==> flow/design.v <==
module add_sub_c2 (in_A, in_B, Result);
  input [3:0] in_A;
  input [3:0] in_B;
  output reg [3:0] Result;
always @(*) begin
  Result = in_A + in_B;
end
endmodule
module binary_to_bcd(clock, reset, start, binary_input, bcd_output, conversion_done);
  input         reset;
  input         clock;
  input         start;
  input  [15:0] binary_input;
  output [19:0] bcd_output;
  output        conversion_done;
  wire shift_enable;
  wire load_enable;
  wire select_signal;
  wire load_msb;
  wire add_enable;
  wire zero_flag;
  wire [4:0] load_signal;
  wire [4:0] msb_bits;
  wire [3:0] units;
  wire [3:0] tens;
  wire [3:0] hundreds;
  wire [3:0] thousands;
  wire [3:0] ten_thousands;
  wire [19:0] adder_output;
  wire [19:0] mux_output;
  assign msb_bits = { adder_output[19], adder_output[15], adder_output[11], adder_output[7], adder_output[3] };
  assign bcd_output = {ten_thousands, thousands, hundreds, tens, units};
  shift_reg_b2b shift_register0 ( 
    .clock(clock), 
    .reset_load(load_enable), 
    .shift_enable(shift_enable), 
    .load_select(load_signal), 
    .input_data1(binary_input), 
    .input_data2(adder_output), 
    .output_data({ten_thousands, thousands, hundreds, tens, units}) 
  );
  mux_b2b mux0 ( 
    .input_a(4'b0011), 
    .input_b(4'b1011), 
    .select(select_signal), 
    .output_data(mux_output[3:0]) 
  );
  mux_b2b mux1 ( 
    .input_a(4'b0011), 
    .input_b(4'b1011), 
    .select(select_signal), 
    .output_data(mux_output[7:4]) 
  );
  mux_b2b mux2 ( 
    .input_a(4'b0011), 
    .input_b(4'b1011), 
    .select(select_signal), 
    .output_data(mux_output[11:8]) 
  );
  mux_b2b mux3 ( 
    .input_a(4'b0011), 
    .input_b(4'b1011), 
    .select(select_signal), 
    .output_data(mux_output[15:12]) 
  );
  mux_b2b mux4 ( 
    .input_a(4'b0011), 
    .input_b(4'b1011), 
    .select(select_signal), 
    .output_data(mux_output[19:16]) 
  );
  add_sub_c2 adder0 ( .in_A(units),   .in_B(mux_output[3:0]),   .Result(adder_output[3:0])   );
  add_sub_c2 adder1 ( .in_A(tens),    .in_B(mux_output[7:4]),   .Result(adder_output[7:4])   );
  add_sub_c2 adder2 ( .in_A(hundreds), .in_B(mux_output[11:8]),  .Result(adder_output[11:8])  );
  add_sub_c2 adder3 ( .in_A(thousands), .in_B(mux_output[15:12]), .Result(adder_output[15:12]) );
  add_sub_c2 adder4 ( .in_A(ten_thousands), .in_B(mux_output[19:16]), .Result(adder_output[19:16]) );
  msb_reg_b2b msb_register0 ( 
    .clock(clock), 
    .reset(load_enable), 
    .input_data(msb_bits), 
    .output_data(load_signal), 
    .load(load_msb), 
    .output_enable(add_enable) 
  );
  counter_b2b counter0 ( 
    .clock(clock), 
    .load(load_enable), 
    .decrement(shift_enable), 
    .zero(zero_flag)
  );
  control_unit_b2b control0 ( 
    .clock(clock), 
    .reset(reset), 
    .start(start), 
    .finished(conversion_done), 
    .shift(shift_enable), 
    .load(load_enable), 
    .select(select_signal), 
    .load_msb(load_msb), 
    .add_enable(add_enable), 
    .zero(zero_flag) 
  );
endmodule
module control_unit_b2b( clock, reset, start, finished, shift, load, select, load_msb, add_enable, zero );
 input       clock;
 input       reset;
 input       start;
 input       zero;
 output reg finished;
 output reg shift;
 output reg load;
 output reg select;
 output reg load_msb;
 output reg add_enable;
 parameter STATE_START     = 3'b000;
 parameter STATE_CHECK     = 3'b001;
 parameter STATE_SHIFT     = 3'b010;
 parameter STATE_ADD       = 3'b011;
 parameter STATE_LOAD      = 3'b100;
 parameter STATE_END       = 3'b101;
 reg [2:0] current_state;
 reg [5:0] delay_count;
always @(posedge clock) begin
  if (reset) begin
    current_state = STATE_START;
    delay_count = 0;
  end else begin
  case(current_state)
    STATE_START:begin
      delay_count = 0;
      if(start)
        current_state = STATE_SHIFT;
      else
        current_state = STATE_START;
    end
    STATE_SHIFT: begin
      current_state = STATE_CHECK;
    end
    STATE_CHECK: begin
      if(zero)
        current_state = STATE_END;
      else
        current_state = STATE_LOAD;
    end
    STATE_LOAD: begin
      current_state = STATE_ADD;
    end
    STATE_ADD: begin
      current_state = STATE_SHIFT;
    end
    STATE_END: begin
      delay_count = delay_count + 1;
      current_state = (delay_count>30) ? STATE_START : STATE_END;
    end
    default: current_state = STATE_START;
   endcase
  end
end
always @(*) begin
  case(current_state)
    STATE_START: begin
      finished   = 0;
      load_msb = 0;
      select    = 0;
      shift     = 0;
      load      = 1;
      add_enable= 0;
    end
    STATE_SHIFT: begin
      finished   = 0;
      load_msb = 1;
      select    = 1;
      shift     = 1;
      load      = 0;
      add_enable= 0;
    end
    STATE_CHECK: begin
      finished   = 0;
      load_msb = 1;
      select    = 1;
      shift     = 0;
      load      = 0;
      add_enable= 0;
    end
    STATE_LOAD: begin
      finished   = 0;
      load_msb = 0;
      select    = 0;
      shift     = 0;
      load      = 0;
      add_enable= 1;
    end
    STATE_ADD: begin
      finished   = 0;
      load_msb = 0;
      select    = 0;
      shift     = 0;
      load      = 0;
      add_enable= 0;
    end
    STATE_END: begin
      finished   = 1;
      load_msb = 0;
      select    = 0;
      shift     = 0;
      load      = 0;
      add_enable= 0;
    end
    default: begin
      finished   = 0;
      load_msb = 0;
      select    = 0;
      shift     = 0;
      load      = 1;
      add_enable= 0;
    end
  endcase
end
endmodule
module counter_b2b (clock, load, decrement, zero);
  input clock;
  input load;
  input decrement;
  output reg zero;
  reg [4:0] count=8;
always @(negedge clock) begin
  if (load) 
    count  <= 5'b10000;  
  else begin
    if (decrement) 
      count  <= count-1;
    else
      count  <= count;
  end
  zero = (count==0) ? 1 : 0 ;
end
endmodule
module msb_reg_b2b (clock, reset, input_data, output_data, load, output_enable);
  input             clock;
  input             reset;
  input             load;
  input             output_enable;
  input      [4:0]  input_data;
  output reg [4:0]  output_data;
  reg [4:0] internal_register;
always @(*) begin
  if(output_enable)
    output_data = ~internal_register;
  else
    output_data = 0;
end
always @(negedge clock) begin
  if (reset) begin
    internal_register  <= 0;
  end
  else begin
    if ( load )
      internal_register  <= input_data;
  end
end
endmodule
module mux_b2b (input_a, input_b, select, output_data);
  input [3:0]      input_a;
  input [3:0]      input_b;
  input            select;
  output reg [3:0] output_data;
always @(*) begin
  if(select)    
    output_data = input_b;
  else
    output_data = input_a;
end
endmodule
module peripheral_binary_to_bcd(clock, reset, data_input, chip_select, address, read, write, data_output);
  input clock;
  input reset;
  input [15:0] data_input;
  input chip_select;
  input [4:0]  address;  
  input read;
  input write;
  output reg [31:0] data_output;
reg [4:0] select_signal; 	 
reg [15:0] input_register;  
reg start_conversion;
wire [19:0] bcd_result;	 
wire conversion_done;
always @(*) begin
  if (chip_select) begin
    case (address)
      5'h04: select_signal =  5'b00001;  
      5'h0C: select_signal =  5'b00100;  
      5'h10: select_signal =  5'b01000;  
      5'h14: select_signal =  5'b10000;  
      default: select_signal = 5'b00000;
    endcase
  end
  else 
    select_signal = 5'b00000;
end 
always @(posedge clock) begin
  if(reset) begin
    start_conversion = 0;
    input_register    = 0;
  end
  else begin
    if (chip_select && write) begin
      input_register    = select_signal[0] ? data_input    : input_register;	 
      start_conversion = select_signal[2] ? data_input[0] : start_conversion;
    end
  end
end 
always @(posedge clock) begin
  if(reset)
    data_output = 0;
  else if (chip_select) begin
    case (select_signal[4:0])
      5'b01000: data_output =  {12'b0, bcd_result};
      5'b10000: data_output =  {31'b0, conversion_done};
    endcase
  end
end 
binary_to_bcd binary_to_bcd0 (
  .reset(reset),
  .clock(clock),
  .start(start_conversion),
  .conversion_done(conversion_done),
  .binary_input(input_register),
  .bcd_output(bcd_result)
);
endmodule
module shift_reg_b2b (clock, reset_load, shift_enable, load_select, input_data1, input_data2, output_data);
   input         clock;
   input         reset_load;
   input         shift_enable;
   input  [4:0]  load_select;
   input  [15:0] input_data1;
   input  [19:0] input_data2;
   output [19:0] output_data;
   reg [35:0]  shift_register;
assign output_data = shift_register[35:16];
always @(negedge clock)
  if(reset_load) begin
    shift_register[35:16] <= 20'h00000;
    shift_register[15:0]  <= input_data1;
  end
  else
   begin
    if(shift_enable)
      shift_register[35:0] <= {shift_register[34:0], 1'b0} ;
    else begin
      if(load_select[4]==1)
        shift_register[35:32] <= input_data2[19:16];
      if(load_select[3]==1)
        shift_register[31:28] <= input_data2[15:12];
      if(load_select[2]==1)
        shift_register[27:24] <= input_data2[11:8];
      if(load_select[1]==1)
        shift_register[23:20] <= input_data2[7:4];
      if(load_select[0]==1)
        shift_register[19:16] <= input_data2[3:0];
    end 
   end
endmodule
* Tool chain data of peripheral_binary_to_bcd
Tool output for the design above, in the order of the flow. Line numbers count from 1 in the design file above. Cell names lack the library's common part. The mark -- stands for no value.
Set-up: design top peripheral_binary_to_bcd, clock port clock, cell library sky130hd, timing corner tt_025C_1v80

* Word-level counts
Counts by Yosys on the flattened word-level netlist (proc, flatten, opt, wreduce; memories kept). Register bits leave out memories and registers merged into their read ports (data or address). Print and check cells are left out. Cells with the same type and inputs are merged into one.
Storage and ports: bits in registers 105, word-level cells 78
Operators by class: add/sub/neg operators 7, order comparisons 1, eq/ne operators 11, mux-type cells 28, bitwise gates (word level) 1, reduce/logical cells 16
Operators with widths (count):
- 32-bit case mux with 2-bit select | 1
- 4-bit 2-to-1 mux | 11
- 16-bit 2-to-1 mux | 2
- 4-bit adder | 5
- 5-bit case mux with 4-bit select | 1
- 3-bit case mux with 6-bit select | 1
- 2-bit nonzero test | 8
- 5-bit == test with constant B | 3
- 6-bit case mux with 2-bit select | 1
- 5-bit by 4-bit == test with 1-bit output with constant B | 2
- 5-bit 2-to-1 mux | 2
- 1-bit 2-to-1 mux | 7
- 2-bit AND reduction | 3
- 3-bit by 2-bit == test with 1-bit output with constant B | 2
- 3-bit == test with constant B | 2
- 6-bit by 1-bit adder with 6-bit output with constant B | 1
- 6-bit by 5-bit greater-than comparator with 1-bit output with constant B | 1
- 5-bit by 1-bit subtractor with 5-bit output with constant B | 1
- 5-bit by 3-bit == test with 1-bit output with constant B | 1
- 5-bit NOT | 1
- 5-bit logical NOT | 1
- 5-bit OR reduction | 1
- 3-bit by 1-bit == test with 1-bit output with constant B | 1
- 3-bit logical NOT | 1
- 3-bit 2-to-1 mux | 1
- 2-bit OR reduction | 1
- 2-bit 2-to-1 mux | 1
- 1-bit logical AND | 1

* Logic depth
Longest topological path by Yosys (ltp), each cell counted once; first at word level (registers and memories cut), then after technology mapping (sequential cells cut; the memories' decode and read muxes count).
Depth: depth after elaboration 7, ABC_AREA 0, mapped depth 6, mapped depth without buffers 6

* After synthesis
The flow's flattened synthesis, as Yosys stat reports it; memories are mapped. The netlist is that of the ABC_AREA named above (0 if unset); the other value can give another one. The area totals of this step are shown rounded.
Mapped netlist: cells in the netlist 429, cell area after synthesis 4170 um^2, area of sequential cells 2080 um^2, mapped flip-flops 96
Cell types:
- dfxtp_1 | count 80, total area 1.6E+03 um^2
- edfxtp_1 | count 16, total area 480.461 um^2
- mux2_2 | count 16, total area 180.173 um^2
- mux2i_1 | count 18, total area 180.173 um^2
- xnor2_1 | count 20, total area 175.168 um^2
- a21oi_1 | count 34, total area 170.163 um^2
- nand2_1 | count 40, total area 150.144 um^2
- nor2_1 | count 40, total area 150.144 um^2
- buf_4 | count 14, total area 105.101 um^2
- ha_1 | count 8, total area 100.096 um^2
- o21ai_0 | count 16, total area 80.077 um^2
- nand3b_1 | count 10, total area 75.072 um^2
- inv_1 | count 19, total area 71.318 um^2
- o22ai_1 | count 11, total area 68.816 um^2
- or3_1 | count 9, total area 56.304 um^2
- xor2_1 | count 6, total area 52.55 um^2
- and3_1 | count 8, total area 50.048 um^2
- clkbuf_1 | count 11, total area 41.29 um^2
Not listed: further types 26, cells in them 53. By module: a second synthesis without flattening, with its own total; a netlist apart from the flattened one above.
Second synthesis, totals: cell total of the unflattened synthesis 513, area (unflattened synthesis) 5450 um^2
Each row is one instance without its submodules.
Modules:
- shift_reg_b2b | times used 1, cells 148, area 1910 um^2
- peripheral_binary_to_bcd | times used 1, cells 185, area 1730 um^2
- control_unit_b2b | times used 1, cells 64, area 574 um^2
- add_sub_c2 | times used 5, cells 9, area 100 um^2
- counter_b2b | times used 1, cells 27, area 289 um^2
- mux_b2b | times used 5, cells 4, area 45.0 um^2
- msb_reg_b2b | times used 1, cells 22, area 215 um^2
- binary_to_bcd | times used 1, cells 2, area 7.5 um^2

# Flow runs of peripheral_binary_to_bcd

Flow measurements of peripheral_binary_to_bcd on sky130hd: 2 stored runs with different settings, listed in no order. Input and output delays are each 20% of the period that was set; the output load is 0.01 pF.
"power" is the tool's figure for a default switching activity; nothing was simulated.
The results are shown rounded.
[record 1] settings: period_ns=4.04, CORE_UTILIZATION=24, PLACE_DENSITY_LB_ADDON=0.17, CELL_PAD_IN_SITES_DETAIL_PLACEMENT=0, ABC_AREA=0, GPL_ROUTABILITY_DRIVEN=0, CTS_CLUSTER_SIZE=36, CTS_CLUSTER_DIAMETER=256, CAP_MARGIN=25, MAX_ROUTING_LAYER=met4, CORE_MARGIN=2, SLEW_MARGIN=20
[record 1] result: chip area after synthesis (Yosys) 4170 um^2, die area 18400 um^2, standard-cell area of the final layout 5380 um^2, utilization 31.5 %, worst setup slack after layout 0.235 ns, total negative slack 0.000 ns, worst hold slack 0.441 ns, power 2160 µW
[record 2] settings: period_ns=3.53, CORE_UTILIZATION=36, SETUP_SLACK_MARGIN=0.68, CORE_ASPECT_RATIO=1.53, CELL_PAD_IN_SITES_DETAIL_PLACEMENT=0, GPL_ROUTABILITY_DRIVEN=0, CTS_CLUSTER_SIZE=48, CTS_CLUSTER_DIAMETER=176, CAP_MARGIN=10, SLEW_MARGIN=10, CORE_MARGIN=2
[record 2] result: chip area after synthesis (Yosys) 4170 um^2, die area 12500 um^2, standard-cell area of the final layout 5810 um^2, utilization 51.4 %, worst setup slack after layout 0.196 ns, total negative slack 0.000 ns, worst hold slack 0.449 ns, power 2370 µW
